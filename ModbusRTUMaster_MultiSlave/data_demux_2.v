==> flow/design.v <==
module data_demux_2 (
								input 		 clk,
								input [7:0]  adr,
								input [7:0]  n_data,
								input [15:0] data_in,
								input 		 data_strb,
								input        crc_validate,
								input 		 reset,
																	output reg [15:0] data_340_2,
																	output reg [15:0] data_341_2,
																	output reg [15:0] data_342_2,
																	output reg [15:0] data_343_2,
																	output reg [15:0] data_344_2,
																	output reg [15:0] data_345_2,
																	output reg [15:0] data_346_2,
																	output reg [15:0] data_347_2,
																	output reg [15:0] data_348_2,
																	output reg [15:0] data_349_2
																											);
parameter [7:0]  slave_id        = 2;
parameter [7:0]  number_of_reg   = 10;
(*ramstyle = "no_rw_check"*)reg [15:0] mem [number_of_reg:0];
      reg        previous_strb_0 =  1'b0;
		reg [15:0] data_buff       = 16'h0000;
		reg [7:0]  n               =  8'h00;
initial begin
	data_340_2 = 16'h0000;
	data_341_2 = 16'h0000;
	data_342_2 = 16'h0000;
	data_343_2 = 16'h0000;
	data_344_2 = 16'h0000;
	data_345_2 = 16'h0000;
	data_346_2 = 16'h0000;
	data_347_2 = 16'h0000; 
	data_348_2 = 16'h0000;
	data_349_2 = 16'h0000;
end
always @(posedge clk) begin
	if(reset)
		data_buff <= 16'h0000;
	else begin end
	previous_strb_0 <= data_strb;
	if(data_strb && !previous_strb_0 && adr == slave_id) begin
		mem[n_data] <= data_in;
	end
	else begin end
	if(crc_validate) begin	
			data_buff <= mem[n_data];
			n <= n_data;
	end
	else begin end
end
always @(posedge clk) begin
	if(reset) begin
		data_340_2 <= 16'h0000;
		data_341_2 <= 16'h0000;
		data_342_2 <= 16'h0000;
		data_343_2 <= 16'h0000;
		data_344_2 <= 16'h0000;
		data_345_2 <= 16'h0000;
		data_346_2 <= 16'h0000;
		data_347_2 <= 16'h0000; 
		data_348_2 <= 16'h0000;
		data_349_2 <= 16'h0000;
	end
	else begin
		case(n)
			1:  data_340_2 <= data_buff;
			2:  data_341_2 <= data_buff;
			3:  data_342_2 <= data_buff;
			4:  data_343_2 <= data_buff;
			5:  data_344_2 <= data_buff;
			6:  data_345_2 <= data_buff;
			7:  data_346_2 <= data_buff;
			8:  data_347_2 <= data_buff;
			9:  data_348_2 <= data_buff;
			10: data_349_2 <= data_buff;
			default: begin end
		endcase
	end
end
endmodule
# Reports on data_demux_2
# Tool output for the design above, in the order of the flow.
# Line numbers count from 1 in the design file above.
# Cell names lack the library's common part.
design:
  top_module: "data_demux_2"
  clock_port: "clk"
  library: "sky130hd"
  pvt_corner: "tt_025C_1v80"

# Elaborated design
# Yosys after proc, flatten, opt, wreduce and memory -nomap, before mapping. Memory bits, and registers merged into a memory's read port (data or address), are not among the register bits. Print and check cells are not counted. Equal cells are merged and count once.
# Memory sizes are those after Yosys's memory passes, which may raise the word count (mostly to a power of two), join words into wider ones and drop unused or constant bits.
bits:
  elab_cells: 34
  input_bits: 36
  memories: 1
  regBits: 185
  ram_bits: 176
  out_inout_bits: 160
memory_table:
  columns: ["memory", "words", "width", "read_ports", "write_ports", "line_no", "source"]
  rows:
  - ["mem", 11, 16, 1, 1, 22, "(*ramstyle = \"no_rw_check\"*)reg [15:0] mem [number_of_reg:0];"]
classes:
  n_eq: 11
  muxes: 5
  reduce_logical: 4
op_table:
  columns: ["op", "n"]
  rows:
  - ["two-way mux 16 bit", 3]
  - ["== test 8 x 3 -> 1 bit (second input constant)", 4]
  - ["== test 8 x 2 -> 1 bit (second input constant)", 3]
  - ["== test 8 x 4 -> 1 bit (second input constant)", 3]
  - ["== test 8 x 1 -> 1 bit (second input constant)", 1]
  - ["two-way mux 4 bit", 1]
  - ["logical AND 1 bit", 2]
  - ["nonzero test 2 bit", 1]
  - ["zero test 1 bit", 1]
  - ["two-way mux 1 bit", 1]

# Depth
# Yosys ltp: most cells in a row. Word level: on the elaborated netlist, between registers, memories and ports. Mapped: between sequential cells and ports; inverters and the memories' decode and read muxes count.
logic_depth:
  depth_word: 4
  ABC_AREA: 0
  ltp_mapped: 6
  ltp_nobuf: 3

# Netlist
# The flow's flattened synthesis, as Yosys stat reports it; memories are mapped. The netlist is that of the ABC_AREA named above (0 if unset); the other value can give another one.
types:
  columns: ["cell", "n", "area_total_um2"]
  rows:
  - ["edfxtp_1", 200, 6005.76]
  - ["dfxtp_1", 161, 3.22E+03]
  - ["mux2i_1", 128, 1.28E+03]
  - ["mux2_2", 80, 900.864]
  - ["nand2b_1", 133, 832.048]
  - ["o31ai_1", 48, 360.346]
  - ["a21oi_1", 64, 320.307]
  - ["nand4_1", 51, 319.056]
  - ["clkbuf_1", 69, 258.998]
  - ["a222oi_1", 16, 160.154]
  - ["a221oi_1", 16, 140.134]
  - ["buf_6", 11, 123.869]
  - ["or4_4", 6, 67.565]
  - ["nor2_1", 12, 45.043]
  - ["nor2b_1", 7, 43.792]
  - ["buf_2", 6, 30.029]
  - ["nor4_4", 1, 21.27]
  - ["buf_1", 5, 18.768]
# Other cell types: 9; their cells: 16.
mapped:
  stdcells: 1030
  buffers: 91
  ff_cells: 361
  mapped_area_um2: 14244.9
  seq_area_um2: 9228.9

# Path before layout
# Path of least setup slack by OpenSTA after synthesis, without wires, with an ideal clock, recovery checks aside; 20% of the period is set as input and as output delay. Where synthesis merged equal registers, the netlist keeps one of their names.
synth_timing:
  path_kind: "input -> register"
  from: "input port n_data[1]"
  to: "memory mem[0][0]"
  arrival_time_ns: 2.506
  path_slack_ns: -0.005
  n_path_buf: 4
  t_first_pin_ns: 0.582
  path_stages: 5
  in_delay_ns: 0.582
  required_time_ns: 2.501
  delay_ns: 2.333
  clock_period_ns: 2.91
  setup_time_ns: 0.409
  synth_period_reached_ns: 2.915
# "delay_ns" is the arrival time less input delay plus setup time.
# "path_stages": output pins that drive a net of the path, with the launching flip-flop's if there is one; two outputs of one cell count as two.
# "synth_period_reached_ns" is the clock period less the worst setup slack; recovery checks do not enter. This is arithmetic on one report: input and output delays are still those of the set period (20% each).
# The rows between start and end are the longest chain of elaborated cells between them; the timing report does not say that the signal goes this way. Where chains are equally long, one stands for them.
# Each line given opens the expression or statement behind the cell; cells for indexed reads and writes are added by Yosys, which also makes memories of some case tables.
synth_between:
  cell_sequence: "clkbuf_1 -> buf_2 -> buf_1 -> buf_2 -> nor3_1"
  elab_chain_len: 1
  cone_cells: 1
  cone_lines: 1
  cone_classes: "1 x mux"
synth_lines:
  columns: ["element", "line_no", "source"]
  rows:
  - ["start, declared", 4, "input [7:0] n_data,"]
  - ["two-way mux 4 bit", 43, "if(data_strb && !previous_strb_0 && adr == slave_id) begin"]
  - ["end, declared", 22, "(*ramstyle = \"no_rw_check\"*)reg [15:0] mem [number_of_reg:0];"]

# Path in the finished layout
# From the final timing report of entry A: the path of least setup slack in the routed layout; clock arrival at registers is part of the times.
layout_timing:
  path_kind: "register -> register"
  from: "register n[4]"
  to: "register data_343_2[9]"
  setup_time_ns: 0.14
  path_slack_ns: 0.55
  t_first_pin_ns: 0.53
  n_path_buf: 1
  path_stages: 5
  clock_period_ns: 2.6
  required_time_ns: 2.98
  arrival_time_ns: 2.43
# The rows between start and end are the longest chain of elaborated cells between them; the timing report does not say that the signal goes this way. Where chains are equally long, one stands for them.
layout_between:
  cell_sequence: "edfxtp_1 -> or4_4 -> or4_4 -> buf_12 -> mux2i_1"
  elab_chain_len: 1
  cone_cells: 1
  cone_lines: 1
  cone_classes: "1 x eq/ne"
layout_lines:
  columns: ["element", "line_no", "source"]
  rows:
  - ["start, declared", 25, "reg [7:0] n = 8'h00;"]
  - ["start, assigned", 49, "n <= n_data;"]
  - ["== test 8 x 3 -> 1 bit", 67, "case(n)"]
  - ["end, assigned", 58, "data_343_2 <= 16'h0000;"]
  - ["end, assigned", 71, "4: data_343_2 <= data_buff;"]
  - ["end, declared", 12, "output reg [15:0] data_343_2,"]

# Measured results for data_demux_2: 2 stored runs of the Yosys and OpenROAD flow on sky130hd. The settings differ; the order carries no meaning. The constraints put input and output delay at 20% of the set period each and load the outputs with 0.01 pF.
# "achieved_period_ns" is the run's clock period less its worst setup slack. It is reckoned from that one timing run; input and output delays stay at 20% of the period that was set.
# "worst_setup_path_time_ns": the worst setup path's part of the clock period (all of it between registers, 20% less for each end at a port) less its slack. A launch clock that arrives late makes it longer, a capture clock that arrives late makes it shorter.
# "total_power_mw" is the tool's figure for a default switching activity; nothing was simulated.
runs:
  - name: "entry A"
    settings:
      period_ns: 2.6
      CORE_UTILIZATION: 47
      SETUP_SLACK_MARGIN: 0.77
      PLACE_DENSITY_LB_ADDON: 0.05
      CELL_PAD_IN_SITES_GLOBAL_PLACEMENT: 3
      TNS_END_PERCENT: 55
      GPL_ROUTABILITY_DRIVEN: 1
      CTS_CLUSTER_DIAMETER: 178
      SLEW_MARGIN: 5
      MAX_ROUTING_LAYER: "met4"
      CAP_MARGIN: 20
      CORE_MARGIN: 2
    results:
      total_power_mw: 12.200
      post_synth_area_um2: 14244.9
      design.die.area_um2: 31716.0
      worst_setup_path_time_ns: 2.05
      critical_path_type: "register -> register"
      holdWs_ns: 0.136
      achieved_period_ns: 2.052
      fin_ws_ns: 0.548
      layout_utilization_pct: 65.1
      layout_stdcell_area_um2: 19351.1
      fin_tns_ns: 0.000
  - name: "entry B"
    settings:
      period_ns: 3.04
      CORE_UTILIZATION: 16
      SETUP_SLACK_MARGIN: 0.2
      PLACE_DENSITY_LB_ADDON: 0.23
      CORE_ASPECT_RATIO: 1.13
      CELL_PAD_IN_SITES_DETAIL_PLACEMENT: 0
      TNS_END_PERCENT: 75
      GPL_TIMING_DRIVEN: 0
      GPL_ROUTABILITY_DRIVEN: 1
      CTS_CLUSTER_SIZE: 72
      SLEW_MARGIN: 5
      MAX_ROUTING_LAYER: "met4"
      CAP_MARGIN: 20
      CORE_MARGIN: 2
    results:
      total_power_mw: 10.821
      fin_tns_ns: 0.000
      design.die.area_um2: 91436.7
      fin_ws_ns: 0.331
      post_synth_area_um2: 14244.9
      layout_stdcell_area_um2: 19332.3
      layout_utilization_pct: 21.9
      worst_setup_path_time_ns: 2.10
      critical_path_type: "input -> register"
      achieved_period_ns: 2.709
      holdWs_ns: 0.466
