==> flow/design.v <==
module crc_16_rtu (
				   	  input 	     clk,
				   	  input 	     start,
				   	  input [7:0] byte_in,
				   	  input       reset,
				   	  						     output reg [15:0] crc_16,
				   	  						     output reg        busy
																						  );
localparam [15:0] polinom          = 16'hA001;
localparam [3:0]  IDLE             =  4'b0000;
localparam [3:0]  STAGE_0   	   =  4'b0001;
localparam [3:0]  STAGE_1          =  4'b0010;
localparam [3:0]  STAGE_2          =  4'b0011;
localparam [3:0]  STAGE_3          =  4'b0100;
localparam [3:0]  STAGE_4          =  4'b0101;
localparam [3:0]  STAGE_5          =  4'b0110;
localparam [3:0]  STAGE_6          =  4'b0111;
localparam [3:0]  STAGE_7          =  4'b1000;
localparam [3:0]  STAGE_8          =  4'b1001;
localparam [3:0]  STAGE_9          =  4'b1010;
	   reg [3:0]  state            =  4'b0000;
	   reg [15:0] crc              = 16'hFFFF;
	   reg [7:0]  byte_buff        =  8'h00;
	   reg        previous_strb    =  1'b0;
initial begin
	crc_16 = 16'h0000;
	busy   =  1'b0;
end
always @(posedge clk) begin
	if(reset) begin
		crc <= 16'hFFFF;
		previous_strb <= 1'b0;
		state <= 4'b0000;
		busy <= 1'b0;
	end
	else begin
		previous_strb <= start;
		case(state)
			IDLE: begin
				if(start && !previous_strb) begin
					state <= STAGE_0;
					byte_buff <= byte_in;
					busy <= 1'b1;
				end
				else begin
					state <= IDLE;
				end
			end
			STAGE_0: begin
				crc[7:0] <= crc[7:0] ^ byte_buff[7:0];
				state <= STAGE_1;
			end
			STAGE_1: begin
				if(crc & 16'h0001)
					crc <= (crc >> 16'h0001) ^ polinom;
				else
					crc <= crc >> 16'h0001;
				state <= STAGE_2;
			end
			STAGE_2: begin
				if(crc & 16'h0001)
					crc <= (crc >> 16'h0001) ^ polinom;
				else
					crc <= crc >> 16'h0001;
				state <= STAGE_3;
			end
			STAGE_3: begin
				if(crc & 16'h0001)
					crc <= (crc >> 16'h0001) ^ polinom;
				else
					crc <= crc >> 16'h0001;
				state <= STAGE_4;
			end
			STAGE_4: begin
				if(crc & 16'h0001)
					crc <= (crc >> 16'h0001) ^ polinom;
				else
					crc <= crc >> 16'h0001;
				state <= STAGE_5;
			end
			STAGE_5: begin
				if(crc & 16'h0001)
					crc <= (crc >> 16'h0001) ^ polinom;
				else
					crc <= crc >> 16'h0001;
				state <= STAGE_6;
			end
			STAGE_6: begin
				if(crc & 16'h0001)
					crc <= (crc >> 16'h0001) ^ polinom;
				else
					crc <= crc >> 16'h0001;
				state <= STAGE_7;
			end
			STAGE_7: begin
				if(crc & 16'h0001)
					crc <= (crc >> 16'h0001) ^ polinom;
				else
					crc <= crc >> 16'h0001;
				state <= STAGE_8;
			end
			STAGE_8: begin
				if(crc & 16'h0001)
					crc <= (crc >> 16'h0001) ^ polinom;
				else
					crc <= crc >> 16'h0001;
				state <= STAGE_9;
			end
			STAGE_9: begin
				crc_16 <= crc;
				busy <= 1'b0;
				state <= IDLE;
			end
			default begin
				state <= IDLE;
			end
		endcase
	end
end
endmodule
From RTL to reports: crc_16_rtu
The steps from the RTL of crc_16_rtu to its reports follow in flow order.
Lines are those of the file above, counted from 1.
Operators carry their Yosys type and port widths (W data, S select, Z words).
Cell names lack the library's common part.
{ "setup": {"design": "crc_16_rtu", "clk_port": "clk", "library": "sky130hd", "pvt_corner": "tt_025C_1v80"} }

Word-level counts
Counts by Yosys on the flattened word-level netlist (proc, flatten, opt, wreduce; memories kept). Register bits leave out memories and registers merged into their read ports (data or address). Print and check cells are left out.
{ "word_totals": {"register_bits": 46, "inputBits": 11, "out_inout_bits": 17} }
{ "op_classes": {"eq_ne": 11, "n_mux": 8, "bitwise": 3, "reduce_and_logical": 10} }
{ "op_table": {"columns": ["cell", "n"], "rows": [
  ["$pmux W4 S10", 1],
  ["$eq A4 B3 Y1 const B", 4],
  ["$pmux W8 S2", 1],
  ["$mux W8", 2],
  ["$eq A4 B4 Y1 const B", 3],
  ["$reduce_bool A9 Y1", 1],
  ["$eq A4 B2 Y1 const B", 2],
  ["$xor A8 B8 Y8", 1],
  ["$reduce_bool A8 Y1", 1],
  ["$reduce_or A8 Y1", 1],
  ["$reduce_and A2 Y1", 2],
  ["$eq A4 B1 Y1 const B", 1],
  ["$logic_not A4 Y1", 1],
  ["$not A2 Y3", 1],
  ["$reduce_and A3 Y1", 1],
  ["$mux W1", 3],
  ["$ne A2 B2 Y1 const B", 1],
  ["$reduce_bool A2 Y1", 1],
  ["$pmux W1 S2", 1],
  ["$logic_and A1 B1 Y1", 1],
  ["$not A1 Y1", 1],
  ["$logic_not A1 Y1", 1]
]} }

Logic depth
Longest topological path by Yosys (ltp), each cell counted once; first at word level (registers and memories cut), then after technology mapping (sequential cells cut; the memories' decode and read muxes count).
{ "logic_depth": {"depth_word": 4, "abc_area": 0, "depth_mapped": 7, "ltp_nobuf": 4} }

Mapped cells and area
Yosys stat after the flow's synthesis: flattened, memories mapped to cells. It holds for the ABC_AREA given above (unset counts as 0); a run with the other value may have another netlist.
Totals and module areas in this step are rounded.
{ "synth_totals": {"cell_count": 145, "yosys_area_um2": 1730, "ff_cells": 46, "n_buf": 7} }
{ "by_type": {"columns": ["type", "n", "area_total_um2"], "rows": [
  ["edfxtp_1", 24, 720.691],
  ["dfxtp_1", 22, 440.422],
  ["nand2_1", 23, 86.333],
  ["mux2i_1", 8, 80.077],
  ["nor2_1", 16, 60.058],
  ["a22oi_1", 7, 52.55],
  ["nand3b_1", 7, 52.55],
  ["o21ai_0", 7, 35.034],
  ["buf_6", 2, 22.522],
  ["nor2b_1", 3, 18.768],
  ["xnor2_1", 2, 17.517],
  ["a21oi_1", 3, 15.014],
  ["buf_2", 3, 15.014],
  ["o21a_1", 2, 15.014],
  ["inv_1", 3, 11.261],
  ["nor3_1", 2, 10.01],
  ["nor3_2", 1, 10.01],
  ["a211o_1", 1, 8.758]
]} }
Not listed: further types 8, cells in them 9.

Path before layout
OpenSTA on the mapped netlist: ideal clock, no wires. The path of least setup slack (recovery checks aside). Input and output delay are each 20% of the period. Register names are those of the netlist, which keeps one name where synthesis merged equal registers.
{ "synth_path": {"path_type": "input to register", "startpoint": "input reset", "endpoint": "register crc_16[0]", "clock_period_ns": 2.22, "t_arrival_ns": 1.329, "t_required_ns": 1.832, "path_slack_ns": 0.503, "delay_ns": 1.273, "stages": 2, "n_path_buf": 1, "period_less_setup_slack_ns": 1.717} }
"delay_ns" = arrival - input delay + setup time.
"stages": output pins that drive a net of the path, with the launching flip-flop's if there is one; two outputs of one cell count as two.
"period_less_setup_slack_ns" is the clock period less the worst setup slack; recovery checks do not enter. This is arithmetic on one report: input and output delays are still those of the set period (20% each).
The rows between start and end are the longest chain of elaborated cells between them; the timing report does not say that the signal goes this way. Where chains are equally long, one stands for them.
A line is the first line of the expression or statement that the cell stems from. Yosys adds cells for indexed reads and writes and turns some case tables into memories.
{ "synth_between": {"cell_sequence": "clkbuf_1 > nor2_1", "elab_chain_cells": 2} }
{ "synth_rtl": {"columns": ["element", "line_no", "source"], "rows": [
  ["from (decl)", 5, "input reset,"],
  ["$not A1 Y1", null, null],
  ["$reduce_and A2 Y1", null, null],
  ["to (assign)", 110, "crc_16 <= crc;"],
  ["to (decl)", 6, "output reg [15:0] crc_16,"]
]} }

Path in the finished layout
From the final timing report of stored run 1: the path of least setup slack in the routed layout; clock arrival at registers is part of the times.
{ "layout_path": {"path_type": "register to register", "startpoint": "register state[2]", "endpoint": "register crc[6]", "clock_period_ns": 1.38, "t_arrival_ns": 1.63, "t_required_ns": 1.60, "path_slack_ns": -0.04, "stages": 6, "n_path_buf": 1} }
The rows between start and end are the longest chain of elaborated cells between them; the timing report does not say that the signal goes this way. Where chains are equally long, one stands for them.
At most two assigning lines are given for a register; there are more.
{ "layout_between": {"cell_sequence": "dfxtp_4 > o21a_4 > or2_4 > buf_12 > mux2i_1 > a22oi_1", "elab_chain_cells": 3} }
{ "layout_rtl": {"columns": ["element", "line_no", "source"], "rows": [
  ["from (decl)", 21, "reg [3:0] state = 4'b0000;"],
  ["from (assign)", 33, "state <= 4'b0000;"],
  ["from (assign)", 41, "state <= STAGE_0;"],
  ["$eq A4 B4 Y1", 38, "case(state)"],
  ["$reduce_or A8 Y1", null, null],
  ["$pmux W8 S2", 38, null],
  ["to (assign)", 50, "crc[7:0] <= crc[7:0] ^ byte_buff[7:0];"],
  ["to (assign)", 55, "crc <= (crc >> 16'h0001) ^ polinom;"],
  ["to (decl)", 22, "reg [15:0] crc = 16'hFFFF;"]
]} }

Module crc_16_rtu, platform sky130hd: 2 stored runs of the flow (Yosys, OpenROAD) with differing settings, in no particular order. Input and output delays are each 20% of the period that was set; the output load is 0.01 pF.
"achieved_clock_period_ns" = clock period - worst setup slack. The figure is calculated, with input and output delays left at 20% of the set period.
"worst_path_time_ns" = time allowed to the worst setup path (clock period - input delay - output delay, where it has them) - its slack; a late launch clock adds to it, a late capture clock takes from it.
"totalPower_uw" is the tool's figure for a default switching activity; nothing was simulated.
The results are shown rounded.
[
  {
    "run": "stored run 1",
    "settings": { "period_ns": 1.38, "CORE_UTILIZATION": 57, "SETUP_SLACK_MARGIN": 0.13, "PLACE_DENSITY": 0.54, "CORE_ASPECT_RATIO": 0.72, "CORE_MARGIN": 9, "CELL_PAD_IN_SITES_GLOBAL_PLACEMENT": 0, "MIN_ROUTING_LAYER": "met2", "CAP_MARGIN": 20, "SLEW_MARGIN": 20 },
    "results": { "synth_area_um2": 1730, "design_die_area_um2": 5370, "post_route_stdcell_area_um2": 2350, "post_route_util_frac": 0.837, "timing.setup.ws_ns": -0.039, "timing.setup.tns_ns": -0.126, "holdWs_ns": 0.449, "totalPower_uw": 3160, "achieved_clock_period_ns": 1.419, "worst_path_time_ns": 1.42, "worstPathKind": "register to register" }
  },
  {
    "run": "stored run 2",
    "settings": { "period_ns": 2.91, "CORE_UTILIZATION": 47, "PLACE_DENSITY_LB_ADDON": 0.05, "CORE_MARGIN": 8, "CELL_PAD_IN_SITES_GLOBAL_PLACEMENT": 2, "CELL_PAD_IN_SITES_DETAIL_PLACEMENT": 1, "MIN_ROUTING_LAYER": "met2", "MAX_ROUTING_LAYER": "met5", "CAP_MARGIN": 20, "SLEW_MARGIN": 20 },
    "results": { "synth_area_um2": 1730, "design_die_area_um2": 5880, "post_route_stdcell_area_um2": 2140, "post_route_util_frac": 0.594, "timing.setup.ws_ns": 0.966, "timing.setup.tns_ns": 0.000, "holdWs_ns": 0.462, "totalPower_uw": 1380, "achieved_clock_period_ns": 1.944, "worst_path_time_ns": 1.36, "worstPathKind": "input to register" }
  }
]
