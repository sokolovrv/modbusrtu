==> flow/design.v <==
module data_demux_1 (
								input 		 clk,
								input [7:0]  adr,
								input [7:0]  n_data,
								input [15:0] data_in,
								input 		 data_strb,
								input        crc_validate,
								input 		 reset,
																	output reg [15:0] data_340_1,
																	output reg [15:0] data_341_1,
																	output reg [15:0] data_342_1,
																	output reg [15:0] data_343_1,
																	output reg [15:0] data_344_1,
																	output reg [15:0] data_345_1,
																	output reg [15:0] data_346_1,
																	output reg [15:0] data_347_1,
																	output reg [15:0] data_348_1,
																	output reg [15:0] data_349_1
																											);
parameter [7:0]  slave_id        = 1;
parameter [7:0]  number_of_reg   = 10;
(*ramstyle = "no_rw_check"*)reg [15:0] mem [number_of_reg:0];
      reg        previous_strb_0 =  1'b0;
		reg [15:0] data_buff       = 16'h0000;
		reg [7:0]  n                =  8'h00;
initial begin
	data_340_1 = 16'h0000;
	data_341_1 = 16'h0000;
	data_342_1 = 16'h0000;
	data_343_1 = 16'h0000;
	data_344_1 = 16'h0000;
	data_345_1 = 16'h0000;
	data_346_1 = 16'h0000;
	data_347_1 = 16'h0000; 
	data_348_1 = 16'h0000;
	data_349_1 = 16'h0000;
end
always @(posedge clk) begin
	if(reset)
		data_buff <= 16'h0000;
	else begin end
	previous_strb_0 <= data_strb;
	if(data_strb && !previous_strb_0 && adr == slave_id) begin
		mem[n_data] <= data_in;
	end
	else begin end
	if(crc_validate) begin	
			data_buff <= mem[n_data];
			n <= n_data;
	end
	else begin end
end
always @(posedge clk) begin
	if(reset) begin
		data_340_1 <= 16'h0000;
		data_341_1 <= 16'h0000;
		data_342_1 <= 16'h0000;
		data_343_1 <= 16'h0000;
		data_344_1 <= 16'h0000;
		data_345_1 <= 16'h0000;
		data_346_1 <= 16'h0000;
		data_347_1 <= 16'h0000; 
		data_348_1 <= 16'h0000;
		data_349_1 <= 16'h0000;
	end
	else begin
		case(n)
			1:  data_340_1 <= data_buff;
			2:  data_341_1 <= data_buff;
			3:  data_342_1 <= data_buff;
			4:  data_343_1 <= data_buff;
			5:  data_344_1 <= data_buff;
			6:  data_345_1 <= data_buff;
			7:  data_346_1 <= data_buff;
			8:  data_347_1 <= data_buff;
			9:  data_348_1 <= data_buff;
			10: data_349_1 <= data_buff;
			default: begin end
		endcase
	end
end
endmodule
== From RTL to reports: data_demux_1 ==
The steps from the RTL of data_demux_1 to its reports follow in flow order.
Lines are those of the file above, counted from 1.
Operators carry their Yosys type and port widths (W data, S select, Z words).
Not given: -
Inputs
  top: data_demux_1
  clock: clk
  standard-cell library: sky130hd
  library corner: tt_025C_1v80

== After elaboration ==
Yosys after proc, flatten, opt, wreduce and memory -nomap, before mapping. Memory bits, and registers merged into a memory's read port (data or address), are not among the register bits. Print and check cells are not counted. Equal cells are merged and count once.
Memory sizes are those after Yosys's memory passes, which may raise the word count (mostly to a power of two), join words into wider ones and drop unused or constant bits.
Word-level totals
  output and inout bits: 160
  memories: 1
  bits of input ports: 36
  word width x clocked read ports: 0
  bits in read-only memories: 0
  elaborated cells: 34
  register bits: 185
  latch bits: 0
  RAM bits: 176
Memory list
  mem: depth 11, width 16, rd ports 1, write ports 1, RTL line 22  | (*ramstyle = "no_rw_check"*)reg [15:0] mem [number_of_reg:0];
Cells by class
  add/subtract/negate cells: 0
  equal/unequal tests: 11
  bitwise logic cells: 0
  $mul: 0
  reduce/logical cells: 4
  order comparisons: 0
  mux-type cells: 5
  divide/modulo/power cells: 0
  shift-type cells: 0
Operators by type and width (count)
  $mux W16: 3
  $eq A8 B3 Y1 const B: 4
  $eq A8 B4 Y1 const B: 3
  $eq A8 B1 Y1 const B: 2
  $eq A8 B2 Y1 const B: 2
  $mux W4: 1
  $logic_and A1 B1 Y1: 2
  $reduce_bool A2 Y1: 1
  $logic_not A1 Y1: 1
  $mux W1: 1

== Depth ==
Depth = most cells in a row (Yosys ltp): at word level without a register or memory, in the mapped netlist without a sequential cell, where the memories' decode and read muxes count.
Logic depth
  depth in word-level cells: 4
  ABC_AREA: 0
  mapped depth: 6
  mapped depth without buffers: 3

== Mapped cells and area ==
The flow's flattened synthesis, as Yosys stat reports it; memories are mapped. The netlist is that of the ABC_AREA named above (0 if unset); the other value can give another one.
Synthesis totals
  sequential area: 9228.9 um^2
  standard cells after synthesis: 1030
  mapped flip-flops: 361
  chip area (Yosys): 14244.9 um^2
  buffer cells: 91
Cells by type
  sky130_fd_sc_hd__edfxtp_1: count 200, area in all 6005.76 um^2
  sky130_fd_sc_hd__dfxtp_1: count 161, area in all 3.22E+03 um^2
  sky130_fd_sc_hd__mux2i_1: count 128, area in all 1.28E+03 um^2
  sky130_fd_sc_hd__mux2_2: count 80, area in all 900.864 um^2
  sky130_fd_sc_hd__nand2b_1: count 133, area in all 832.048 um^2
  sky130_fd_sc_hd__o31ai_1: count 48, area in all 360.346 um^2
  sky130_fd_sc_hd__a21oi_1: count 64, area in all 320.307 um^2
  sky130_fd_sc_hd__nand4_1: count 51, area in all 319.056 um^2
  sky130_fd_sc_hd__clkbuf_1: count 69, area in all 258.998 um^2
  sky130_fd_sc_hd__a222oi_1: count 16, area in all 160.154 um^2
  sky130_fd_sc_hd__a221oi_1: count 16, area in all 140.134 um^2
  sky130_fd_sc_hd__buf_6: count 11, area in all 123.869 um^2
  sky130_fd_sc_hd__or4_4: count 6, area in all 67.565 um^2
  sky130_fd_sc_hd__nor2_1: count 12, area in all 45.043 um^2
  sky130_fd_sc_hd__nor2b_1: count 7, area in all 43.792 um^2
  sky130_fd_sc_hd__buf_2: count 6, area in all 30.029 um^2
  sky130_fd_sc_hd__nor4_4: count 1, area in all 21.27 um^2
  sky130_fd_sc_hd__buf_1: count 5, area in all 18.768 um^2
Not listed: further types 9, cells in them 16.

== Worst setup path after synthesis ==
OpenSTA on the mapped netlist: ideal clock, no wires. The path of least setup slack (recovery checks aside). Input and output delay are each 20% of the period. Register names are those of the netlist, which keeps one name where synthesis merged equal registers.
Timing after synthesis
  kind: input to register
  start point: input n_data[1]
  end point: memory mem[0][0]
  path buffers: 4
  setup slack: 1.195 ns
  stages on the path: 5
  period: 4.41 ns
  library setup time: 0.409 ns
  path delay: 2.333 ns
  time at the first pin: 0.882 ns
  arrival time: 2.806 ns
  input delay: 0.882 ns
  data required time: 4.001 ns
  period reached after synthesis: 3.215 ns
"path delay" is the arrival time less input delay plus setup time.
"stages on the path" counts driving pins, that of a launching flip-flop among them; a cell with two outputs on the path counts twice.
"period reached after synthesis" = period - worst setup slack (recovery checks aside). The figure is calculated, with input and output delays left at 20% of the set period.
Between the ends stands the longest chain of elaborated cells between them, by number of cells; it is not shown to be the way that was timed. Of several equally long chains one is given.
Each line given opens the expression or statement behind the cell; cells for indexed reads and writes are added by Yosys, which also makes memories of some case tables.
Between the ends, after synthesis
  path through: sky130_fd_sc_hd__clkbuf_1 > sky130_fd_sc_hd__buf_2 > sky130_fd_sc_hd__buf_1 > sky130_fd_sc_hd__buf_2 > sky130_fd_sc_hd__nor3_1
  cells in the longest elaborated chain: 1
  elaborated cells between the ends (all ways): 1
  source lines of those cells: 1
  classes of those cells: mux: 1
RTL lines, path after synthesis
  from (decl): RTL line 4  | input [7:0] n_data,
  $mux W4: RTL line 43  | if(data_strb && !previous_strb_0 && adr == slave_id) begin
  to (decl): RTL line 22  | (*ramstyle = "no_rw_check"*)reg [15:0] mem [number_of_reg:0];

== Timing after layout ==
Path of least setup slack in the final report of flow run A (OpenROAD, finished layout, wires in). Where an end is a register, its clock arrival counts in the times.
Timing after layout
  kind: input to register
  start point: input n_data[0]
  end point: register data_buff[11]
  input delay: 1.21 ns
  period: 6.07 ns
  stages on the path: 4
  setup slack: 2.82 ns
  data required time: 6.41 ns
  path buffers: 1
  library setup time: 0.22 ns
  arrival time: 3.60 ns
  time at the first pin: 1.21 ns
Between the ends stands the longest chain of elaborated cells between them, by number of cells; it is not shown to be the way that was timed. Of several equally long chains one is given.
The chain passes a memory read, where the word-level depth is cut; so it can be longer than that depth.
Between the ends, after layout
  path through: sky130_fd_sc_hd__clkdlybuf4s50_1 > sky130_fd_sc_hd__nor2b_2 > sky130_fd_sc_hd__a222oi_1 > sky130_fd_sc_hd__a221oi_1
  cells in the longest elaborated chain: 2
  elaborated cells between the ends (all ways): 2
  source lines of those cells: 2
  classes of those cells: mux: 1; memory: 1
RTL lines, path after layout
  from (decl): RTL line 4  | input [7:0] n_data,
  $mem_v2 Z11 W16: RTL line 22  | (*ramstyle = "no_rw_check"*)reg [15:0] mem [number_of_reg:0];
  $mux W16: RTL line 47  | if(crc_validate) begin
  to (assign): RTL line 40  | data_buff <= 16'h0000;
  to (assign): RTL line 48  | data_buff <= mem[n_data];
  to (decl): RTL line 24  | reg [15:0] data_buff = 16'h0000;

Add stored flow runs of data_demux_1

Stored flow runs of data_demux_1 (2 of them; Yosys, OpenROAD, sky130hd). They differ in their settings and are not a sequence. Constraints: input delay and output delay 20% of the set period each, output load 0.01 pF.
"period reached" means the clock period less the worst setup slack. The figure is calculated, with input and output delays left at 20% of the set period.
"time of the worst setup path" means the part of the period allowed to the worst setup path (the constraints hold back 20% at inputs and 20% at outputs) less its slack; where the path has registers, the arrival times of their clocks count too.
"total power after layout" rests on the timing tool's default activity at the inputs, not on a simulated workload.

==> flow run A: settings <==
{ "period_ns": 6.07, "CORE_UTILIZATION": 23, "SETUP_SLACK_MARGIN": 0.42, "CELL_PAD_IN_SITES_DETAIL_PLACEMENT": 0, "CTS_CLUSTER_DIAMETER": 317, "CAP_MARGIN": 30, "SLEW_MARGIN": 40, "MIN_ROUTING_LAYER": "met2", "CORE_MARGIN": 2 }
==> flow run A: results <==
chip area in the Yosys report: 14,244.9 um^2
die outline area: 63,940.7 um^2
std-cell area (final layout): 18,428.9 um^2
utilization after routing: 0.3
worst slack on setup checks: 2.816 ns
final setup TNS: 0.000 ns
smallest hold slack: 0.465 ns
total power after layout: 0.005567 W
period reached: 3.254 ns
time of the worst setup path: 2.04 ns
kind of the worst setup path: input to register

==> flow run B: settings <==
{ "period_ns": 5.8, "CORE_UTILIZATION": 17, "SETUP_SLACK_MARGIN": 0.12, "PLACE_DENSITY_LB_ADDON": 0.25, "HOLD_SLACK_MARGIN": 0.22, "CORE_MARGIN": 3, "CELL_PAD_IN_SITES_GLOBAL_PLACEMENT": 3, "ABC_AREA": 1, "CTS_CLUSTER_SIZE": 42, "MAX_ROUTING_LAYER": "met5", "CAP_MARGIN": 20, "SLEW_MARGIN": 20 }
==> flow run B: results <==
chip area in the Yosys report: 14,010.9 um^2
die outline area: 85,898.8 um^2
std-cell area (final layout): 18,326.3 um^2
utilization after routing: 0.226
worst slack on setup checks: 2.516 ns
final setup TNS: 0.000 ns
smallest hold slack: 0.460 ns
total power after layout: 0.005801 W
period reached: 3.284 ns
time of the worst setup path: 2.12 ns
kind of the worst setup path: input to register
